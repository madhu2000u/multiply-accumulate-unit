==> flow/design.v <==
module D_FF_13b(d, q, clk, enable_ab, reset);
    input [13:0] d;
    input clk, reset, enable_ab;
    output logic [13:0] q;
    always_ff @(posedge clk) begin
        if (reset == 1)
            q <= 0;
        else if(enable_ab == 1)
            q <= d;
    end
endmodule
module D_FF_28b(sum, f, clk, enable_f, reset);
    input clk, enable_f, reset;
    input signed [27:0] sum;
    output logic signed [27:0] f;
    always_ff @(posedge clk) begin
        if(reset == 1)
            f <= 0;
        else if(enable_f == 1)
            f <= sum;
    end
endmodule
module Controller(clk, valid_in, enable_ab, enable_f, valid_out,reset);
    input clk, valid_in, reset;
    output logic enable_ab, enable_f, valid_out;
    logic vin_temp_out;
    always_comb begin 
        enable_ab = valid_in;
    end
    always_ff @(posedge clk) begin 
        enable_f <= valid_in;
        vin_temp_out <= valid_in;
        valid_out <= vin_temp_out;
        if(reset == 1) begin
            enable_f <= 0;
            vin_temp_out <= 0;
            valid_out <=0;
        end
    end
endmodule
module part2_mac(clk, reset, a, b,  valid_in, f, valid_out);
    input clk, reset, valid_in;
    input signed [13:0] a, b;
    output logic signed [27:0] f;
    output logic valid_out;
    logic enable_ab, enable_f;
    logic signed [27:0] sum;
    logic signed [13:0] q1,q2;
    Controller controller(clk, valid_in, enable_ab, enable_f, valid_out, reset);
    D_FF_13b D1(a,q1,clk,enable_ab, reset);
    D_FF_13b D2(b,q2,clk,enable_ab, reset);    
    always_comb begin
        sum = (q1 * q2) + f;
    end
    D_FF_28b D_FF_28b(sum, f, clk, enable_f, reset);
endmodule
==> From RTL to reports: part2_mac <==
Tool output for the design above, in the order of the flow.
Lines are those of the file above, counted from 1.
Operators carry their Yosys type and port widths (W data, S select, Z words).
Cell names lack the library's common part.
{ "inputs": {"top_module": "part2_mac", "clk_port": "clk", "cell_library": "sky130hd", "corner": "tt_025C_1v80"} }

==> Elaborated design <==
Source: Yosys, flattened and elaborated, memories not mapped. Widths are those after wreduce; folded enables and synchronous resets count as part of the registers. Registers that Yosys merges into a memory's read port (data or address) are not register bits. Print and check cells do not count. Equal cells are merged and count once.
{ "bits": {"reg_bits": 58, "elab_cells": 7, "out_inout_bits": 29} }
{ "classes": {"mul": 1, "addsub": 1} }
{ "ops": {"columns": ["op", "n"], "rows": [
  ["$mul A14 B14 Y28", 1],
  ["$add A28 B28 Y28", 1]
]} }

==> Depth <==
Depth = most cells in a row (Yosys ltp): at word level without a register or memory, in the mapped netlist without a sequential cell, where the memories' decode and read muxes count.
{ "depth": {"ltp_word": 2, "ABC_AREA": 1, "ltp_mapped": 29, "depth_no_buf": 28} }

==> After synthesis <==
The flow's flattened synthesis, as Yosys stat reports it; memories are mapped. The netlist is that of the ABC_AREA named above (0 if unset); the other value can give another one.
{ "synth_totals": {"flip_flops": 58, "seqArea_um2": 1161.1, "cell_count": 1494, "synth_area_um2": 11444.7} }
{ "types": {"columns": ["type", "n"], "rows": [
  ["fa_1", 230],
  ["inv_1", 474],
  ["dfxtp_1", 58],
  ["nand2_1", 285],
  ["ha_1", 82],
  ["nor2_1", 112],
  ["o21ai_0", 57],
  ["nand3_1", 39],
  ["a21oi_1", 37],
  ["clkbuf_1", 43],
  ["xor2_1", 8],
  ["nand4_1", 10],
  ["xnor2_1", 7],
  ["nand2_2", 7],
  ["a21o_1", 5],
  ["a21oi_2", 4],
  ["nand3b_1", 4],
  ["o21ai_2", 3]
]} }
Not listed: further types 16, cells in them 29.

==> Path before layout <==
Source: OpenSTA report_checks on the synthesized netlist (no wires, ideal clock, input and output delay 20% of the period each), path of least setup slack; recovery checks are left aside. Register names are those of the netlist, which keeps one name where synthesis merged equal registers.
{ "synth_path": {"path_type": "reg-to-reg", "startpoint": "reg D2.q[0]", "endpoint": "reg D_FF_28b.f[19]", "driving_pins": 23, "slack_ns": 2.867, "t_first_pin_ns": 0.000, "required_time_ns": 8.235, "arrival_ns": 5.368, "path_delay_ns": 5.483, "clock_period_ns": 8.35, "period_less_setup_slack_ns": 5.483} }
"path_delay_ns" is the arrival time less input delay plus setup time.
"driving_pins" counts driving pins, that of a launching flip-flop among them; a cell with two outputs on the path counts twice.
"period_less_setup_slack_ns" is the clock period less the worst setup slack; recovery checks do not enter. This is arithmetic on one report: input and output delays are still those of the set period (20% each).
Between the ends stands the longest chain of elaborated cells between them, by number of cells; it is not shown to be the way that was timed. Of several equally long chains one is given.
Each line given opens the expression or statement behind the cell; cells for indexed reads and writes are added by Yosys, which also makes memories of some case tables.
{ "synth_via": {"cell_sequence": "dfxtp_1 nand2_1 inv_1 fa_1 inv_1 fa_1 inv_1 fa_1 fa_1 fa_1 inv_1 fa_1 inv_1 ha_1 a21oi_1 nand2_1 nand2_1 nand2_1 inv_1 nand2_2 xor2_1 o21ai_0 inv_1", "elab_chain_len": 2} }
{ "synth_rtl": {"columns": ["element", "line", "rtl"], "rows": [
  ["from (decl)", 4, "output logic [13:0] q;"],
  ["from (assign)", 7, "q <= 0;"],
  ["from (assign)", 9, "q <= d;"],
  ["$mul A14 B14 Y28", 53, "sum = (q1 * q2) + f;"],
  ["$add A28 B28 Y28", 53, null],
  ["to (assign)", 18, "f <= 0;"],
  ["to (assign)", 20, "f <= sum;"],
  ["to (decl)", 15, "output logic signed [27:0] f;"]
]} }

==> Path in the finished layout <==
Path of least setup slack in the final report of flow run 1 (OpenROAD, finished layout, wires in). Where an end is a register, its clock arrival counts in the times.
{ "layout_path": {"path_type": "reg-to-reg", "startpoint": "reg D2.q[13]", "endpoint": "reg D_FF_28b.f[25]", "clock_period_ns": 6.04, "required_time_ns": 6.29, "driving_pins": 22, "arrival_ns": 5.76, "t_first_pin_ns": 0.35, "slack_ns": 0.53} }
Between the ends stands the longest chain of elaborated cells between them, by number of cells; it is not shown to be the way that was timed. Of several equally long chains one is given.
{ "layout_via": {"cell_sequence": "dfxtp_2 clkinvlp_4 or2_2 fa_1 fa_1 inv_1 fa_1 fa_2 fa_1 inv_1 fa_1 inv_1 ha_4 nand2_4 nor2_1 inv_1 o21ai_0 nand2_1 nand4_1 nand3_1 nand2_1 inv_1", "elab_chain_len": 2} }
{ "layout_rtl": {"columns": ["element", "line", "rtl"], "rows": [
  ["from (decl)", 4, "output logic [13:0] q;"],
  ["from (assign)", 7, "q <= 0;"],
  ["from (assign)", 9, "q <= d;"],
  ["$mul A14 B14 Y28", 53, "sum = (q1 * q2) + f;"],
  ["$add A28 B28 Y28", 53, null],
  ["to (assign)", 18, "f <= 0;"],
  ["to (assign)", 20, "f <= sum;"],
  ["to (decl)", 15, "output logic signed [27:0] f;"]
]} }

Below are 2 stored runs of the flow (Yosys, OpenROAD; platform sky130hd) on part2_mac, each with its settings and what was measured, unordered. Constraints: input delay and output delay 20% of the set period each, output load 0.01 pF.
By "worst_path_allowed_less_slack_ns" is meant the share of the clock period that the worst setup path is allowed (20% is reserved at inputs, 20% at outputs), minus its slack. Clock arrival times at its registers enter into it.
"final_power_uw" rests on the timing tool's default activity at the inputs, not on a simulated workload.
[
  {
    "run": "flow run 1",
    "settings": { "period_ns": 6.04, "CORE_UTILIZATION": 50, "SETUP_SLACK_MARGIN": 1.02, "CORE_ASPECT_RATIO": 1.52, "CELL_PAD_IN_SITES_DETAIL_PLACEMENT": 0, "ABC_AREA": 1, "GPL_ROUTABILITY_DRIVEN": 1, "CTS_CLUSTER_DIAMETER": 230, "CAP_MARGIN": 15, "MIN_ROUTING_LAYER": "met2", "MAX_ROUTING_LAYER": "met4", "CORE_MARGIN": 2, "SLEW_MARGIN": 20 },
    "results": { "final_hold_ws_ns": 0.524, "worst_path_allowed_less_slack_ns": 5.51, "worstPathKind": "reg-to-reg", "synth_area_um2": 11444.7, "worstSetupSlack_ns": 0.527, "final_power_uw": 4964, "setupTns_ns": 0.000, "finalCellArea_um2": 14365.0, "dieArea_um2": 24142.4 }
  },
  {
    "run": "flow run 2",
    "settings": { "period_ns": 9.75, "CORE_UTILIZATION": 44, "SETUP_SLACK_MARGIN": -0.0, "PLACE_DENSITY_LB_ADDON": 0.21, "HOLD_SLACK_MARGIN": 0.27, "CORE_MARGIN": 3, "CELL_PAD_IN_SITES_GLOBAL_PLACEMENT": 0, "CELL_PAD_IN_SITES_DETAIL_PLACEMENT": 2, "TNS_END_PERCENT": 20, "ABC_AREA": 0, "GPL_TIMING_DRIVEN": 0, "GPL_ROUTABILITY_DRIVEN": 1, "MIN_ROUTING_LAYER": "met1", "CAP_MARGIN": 20, "SLEW_MARGIN": 20 },
    "results": { "final_hold_ws_ns": 0.507, "worst_path_allowed_less_slack_ns": 8.58, "worstPathKind": "reg-to-reg", "synth_area_um2": 10835.4, "worstSetupSlack_ns": 1.172, "final_power_uw": 1791, "setupTns_ns": 0.000, "finalCellArea_um2": 12169.2, "dieArea_um2": 26544.6 }
  }
]
